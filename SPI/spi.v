==> flow/design.v <==
module spi (
    input clk,     
    input rst_n,   
    input rd,
    input wr,
    input si,
    input [8 - 1:0] data_in,
    output sclk,
    output so,
    output cs,
    output [8 -1:0] data_out
);
parameter   bit7=4'd0,
            bit6 = 4'd1,
            bit5 = 4'd2,
            bit4 = 4'd3,
            bit3 = 4'd4,
            bit2 = 4'd5,
            bit1 = 4'd6,
            bit0 = 4'd7,
            bit_end = 4'd8;
parameter   bit70 = 4'd0,
            bit60 = 4'd1,
            bit50 = 4'd2,
            bit40 = 4'd3,
            bit30 = 4'd4,
            bit20 = 4'd5,
            bit10 = 4'd6,
            bit00 = 4'd7,
            bit0_end = 4'd8;
wire [8-1:0] data_out;
reg [8-1:0] dout_buf;
reg FF;
reg sclk;
reg so;
reg cs;
reg [3:0] send_state;
reg [3:0] receive_state;
always @(posedge clk or negedge rst_n) begin 
    if(~rst_n) begin
        sclk <= 0;
        cs <= 1;
    end 
    else if(rd|wr) begin
        sclk <= ~sclk;
        cs <= 0;
    end
    else begin
        sclk <= 0;
        cs <= 1;
    end
end
assign data_out = (FF==1)? dout_buf:8'hz;
always @(posedge clk ) begin 
    if(wr) begin
        send_state <= 4'b0;
        send_data();
    end 
end
always @(posedge clk ) begin 
    if(rd) begin
         receive_state <= bit70;
         FF <= 0;
         receive_data();
    end 
end
task send_data;
    begin
        case (send_state)
            bit7: begin
                    so <= data_in[7];
                    send_state<=bit6;
                 end
            bit6:begin
                so <= data_in[6];
                send_state <= bit5;
            end
            bit5:begin
                so <= data_in[5];
                send_state <= bit4;
            end
            bit4:begin
                so <= data_in[4];
                send_state <= bit3;
            end
            bit3:begin
                so <= data_in[3];
                send_state <= bit2;
            end
            bit2:begin
                so <= data_in[2];
                send_state <= bit1;
            end
            bit1:begin
                so <= data_in[1];
                send_state <= bit0;
            end
            bit0:begin
                so <= data_in[0];
                send_state <= bit_end;
            end
            bit_end : begin
                so <= 1'bz;
                send_state <= bit7;
            end
            default: ;
        endcase
    end
endtask 
task receive_data;
    begin
        case (receive_state)
            bit70:begin
                dout_buf[7] <= si;
                receive_state <= bit60;
            end
            bit60:begin
                dout_buf[6] <= si;
                receive_state <= bit50;
            end
            bit50:begin
                dout_buf[5] <= si;
                receive_state <= bit40;
            end
            bit40:begin
                dout_buf[4] <= si;
                receive_state <= bit30;
            end
            bit30:begin
                dout_buf[3] <= si;
                receive_state <= bit20;
            end
            bit20:begin
                dout_buf[2] <= si;
                receive_state <= bit10;
            end
            bit10:begin
                dout_buf[1] <= si;
                receive_state <= bit00;
            end
            bit00:begin
                dout_buf[0] <= si;
                receive_state <= bit0_end;
            end
            bit0_end:begin
                dout_buf <= 8'hzz;
                receive_state <= bit70;
            end
            default :  ;
        endcase
    end
endtask 
endmodule
== Step by step through the tools: spi ==
Tool output for the design above, in the order of the flow.
Lines are those of the file above, counted from 1.
A cell with n/a has no value.

* Top module: spi
* Clock port: clk
* Cell library: sky130hd
* Corner: tt_025C_1v80

== After elaboration ==
Counts by Yosys on the flattened word-level netlist (proc, flatten, opt, wreduce; memories kept). Register bits leave out memories and registers merged into their read ports (data or address). Print and check cells are left out. Cells with the same type and inputs are merged into one.

* Word width x clocked read ports: 0
* RAM bits: 0
* Memories: 0
* Memory bits (read-only): 0
* Flip-flop bits (word level): 7
* Bits in latches: 0
* Input bits: 13

* Multipliers: 0
* Shifts and indexed selects: 0
* Bitwise operators: 2
* Order comparisons: 0
* Reductions and logical operators: 3
* Mux-type cells: 4
* Equality and inequality tests: 8
* Add/subtract/negate cells: 0
* Div/mod/pow operators: 0

{| class="wikitable"
|+ Operator list
! operator !! number
|-
| parallel mux 4 bit (select 8 bit) || 1
|-
| == test 4 x 3 -> 1 bit (second input constant) || 4
|-
| nonzero test 9 bit || 1
|-
| parallel mux 1 bit (select 9 bit) || 1
|-
| == test 4 x 2 -> 1 bit (second input constant) || 2
|-
| == test 4 x 1 -> 1 bit (second input constant) || 1
|-
| == test 4 bit (second input constant) || 1
|-
| logical NOT 4 bit || 1
|-
| AND reduction 2 bit || 1
|-
| two-way mux 1 bit || 2
|-
| bitwise OR 1 bit || 1
|-
| NOT 1 bit || 1
|}

== Logic depth ==
Yosys ltp: most cells in a row. Word level: on the elaborated netlist, between registers, memories and ports. Mapped: between sequential cells and ports; inverters and the memories' decode and read muxes count.

* Depth in word-level cells: 3
* ABC_AREA: 0
* Mapped depth: 3
* Mapped depth without buffers: 3

== Mapped cells and area ==
Source: synth_stat.txt of the flow (Yosys; design flattened, memories mapped). It holds for the ABC_AREA given above (unset counts as 0); a run with the other value may have another netlist.

* Buffer cells: 8
* Mapped area: 491.7 um2
* Cells in the netlist: 32
* Flip-flop cells: 12
* Area of sequential cells: 351.6 um2

{| class="wikitable"
|+ Cell types
! cell !! number !! total area (um2)
|-
| sky130_fd_sc_hd__edfxtp_1 || 10 || 300.288
|-
| sky130_fd_sc_hd__buf_4 || 8 || 60.058
|-
| sky130_fd_sc_hd__dfstp_2 || 1 || 26.275
|-
| sky130_fd_sc_hd__dfrtp_1 || 1 || 25.024
|-
| sky130_fd_sc_hd__a22oi_1 || 2 || 15.014
|-
| sky130_fd_sc_hd__mux2_4 || 1 || 15.014
|-
| sky130_fd_sc_hd__a222oi_1 || 1 || 10.01
|-
| sky130_fd_sc_hd__o31a_1 || 1 || 8.758
|-
| sky130_fd_sc_hd__nor2_1 || 2 || 7.507
|-
| sky130_fd_sc_hd__nor4_1 || 1 || 6.256
|-
| sky130_fd_sc_hd__nand3_1 || 1 || 5.005
|-
| sky130_fd_sc_hd__nor3_1 || 1 || 5.005
|-
| sky130_fd_sc_hd__conb_1 || 1 || 3.754
|-
| sky130_fd_sc_hd__nand2_1 || 1 || 3.754
|}

== Path before layout ==
OpenSTA on the mapped netlist: ideal clock, no wires. The path of least setup slack (recovery checks aside). Input and output delay are each 20% of the period. Register names are those of the netlist, which keeps one name where synthesis merged equal registers.

* Path type: reg-to-reg
* Start: register (name not given)
* End: register so
* Period: 1310 ps
* Slack: -2 ps
* Path delay: 1311 ps
* Library setup time: 260 ps
* Path buffers: 0
* Arrival time: 1051 ps
* Stages on the path: 4
* Required time: 1050 ps
* Period reached after synthesis: 1312 ps

"path delay" = arrival - input delay + setup time.
"stages on the path" counts driving pins, that of a launching flip-flop among them; a cell with two outputs on the path counts twice.
"period reached after synthesis" is the clock period less the worst setup slack; recovery checks do not enter. This is arithmetic on one report: input and output delays are still those of the set period (20% each).

* Path through: sky130_fd_sc_hd__edfxtp_1 -> sky130_fd_sc_hd__a222oi_1 -> sky130_fd_sc_hd__nand3_1 -> sky130_fd_sc_hd__mux2_4

{| class="wikitable"
|+ RTL lines, path after synthesis
! element !! line !! RTL
|-
| to (decl) || 9 || <nowiki>output so,</nowiki>
|}

Chain of elaborated cells between the ends: none given.

# Flow runs of spi

Below are 2 stored runs of the flow (Yosys, OpenROAD; platform sky130hd) on spi, each with its settings, unordered. Constraints: input delay and output delay 20% of the set period each, output load 0.01 pF.

=== Flow run A ===
{| class="wikitable"
! Setting !! Value
|-
| period_ns || 0.866
|-
| CORE_UTILIZATION || 69
|-
| SETUP_SLACK_MARGIN || 0.24
|-
| PLACE_DENSITY_LB_ADDON || 0.16
|-
| CELL_PAD_IN_SITES_DETAIL_PLACEMENT || 2
|-
| GPL_TIMING_DRIVEN || 0
|-
| CTS_CLUSTER_SIZE || 93
|-
| CTS_CLUSTER_DIAMETER || 157
|-
| CAP_MARGIN || 35
|-
| MIN_ROUTING_LAYER || met1
|-
| CORE_MARGIN || 2
|-
| SLEW_MARGIN || 20
|}
No final report: floorplanning broke off with PDN-0185.

=== Flow run B ===
{| class="wikitable"
! Setting !! Value
|-
| period_ns || 0.877
|-
| CORE_UTILIZATION || 57
|-
| SETUP_SLACK_MARGIN || 0.24
|-
| CORE_MARGIN || 10
|-
| CELL_PAD_IN_SITES_GLOBAL_PLACEMENT || 1
|-
| ABC_AREA || 1
|-
| CTS_CLUSTER_SIZE || 54
|-
| CTS_CLUSTER_DIAMETER || 137
|-
| SLEW_MARGIN || 35
|-
| MIN_ROUTING_LAYER || met1
|-
| MAX_ROUTING_LAYER || met5
|-
| CAP_MARGIN || 20
|}
No final report: floorplanning broke off with PDN-0185.
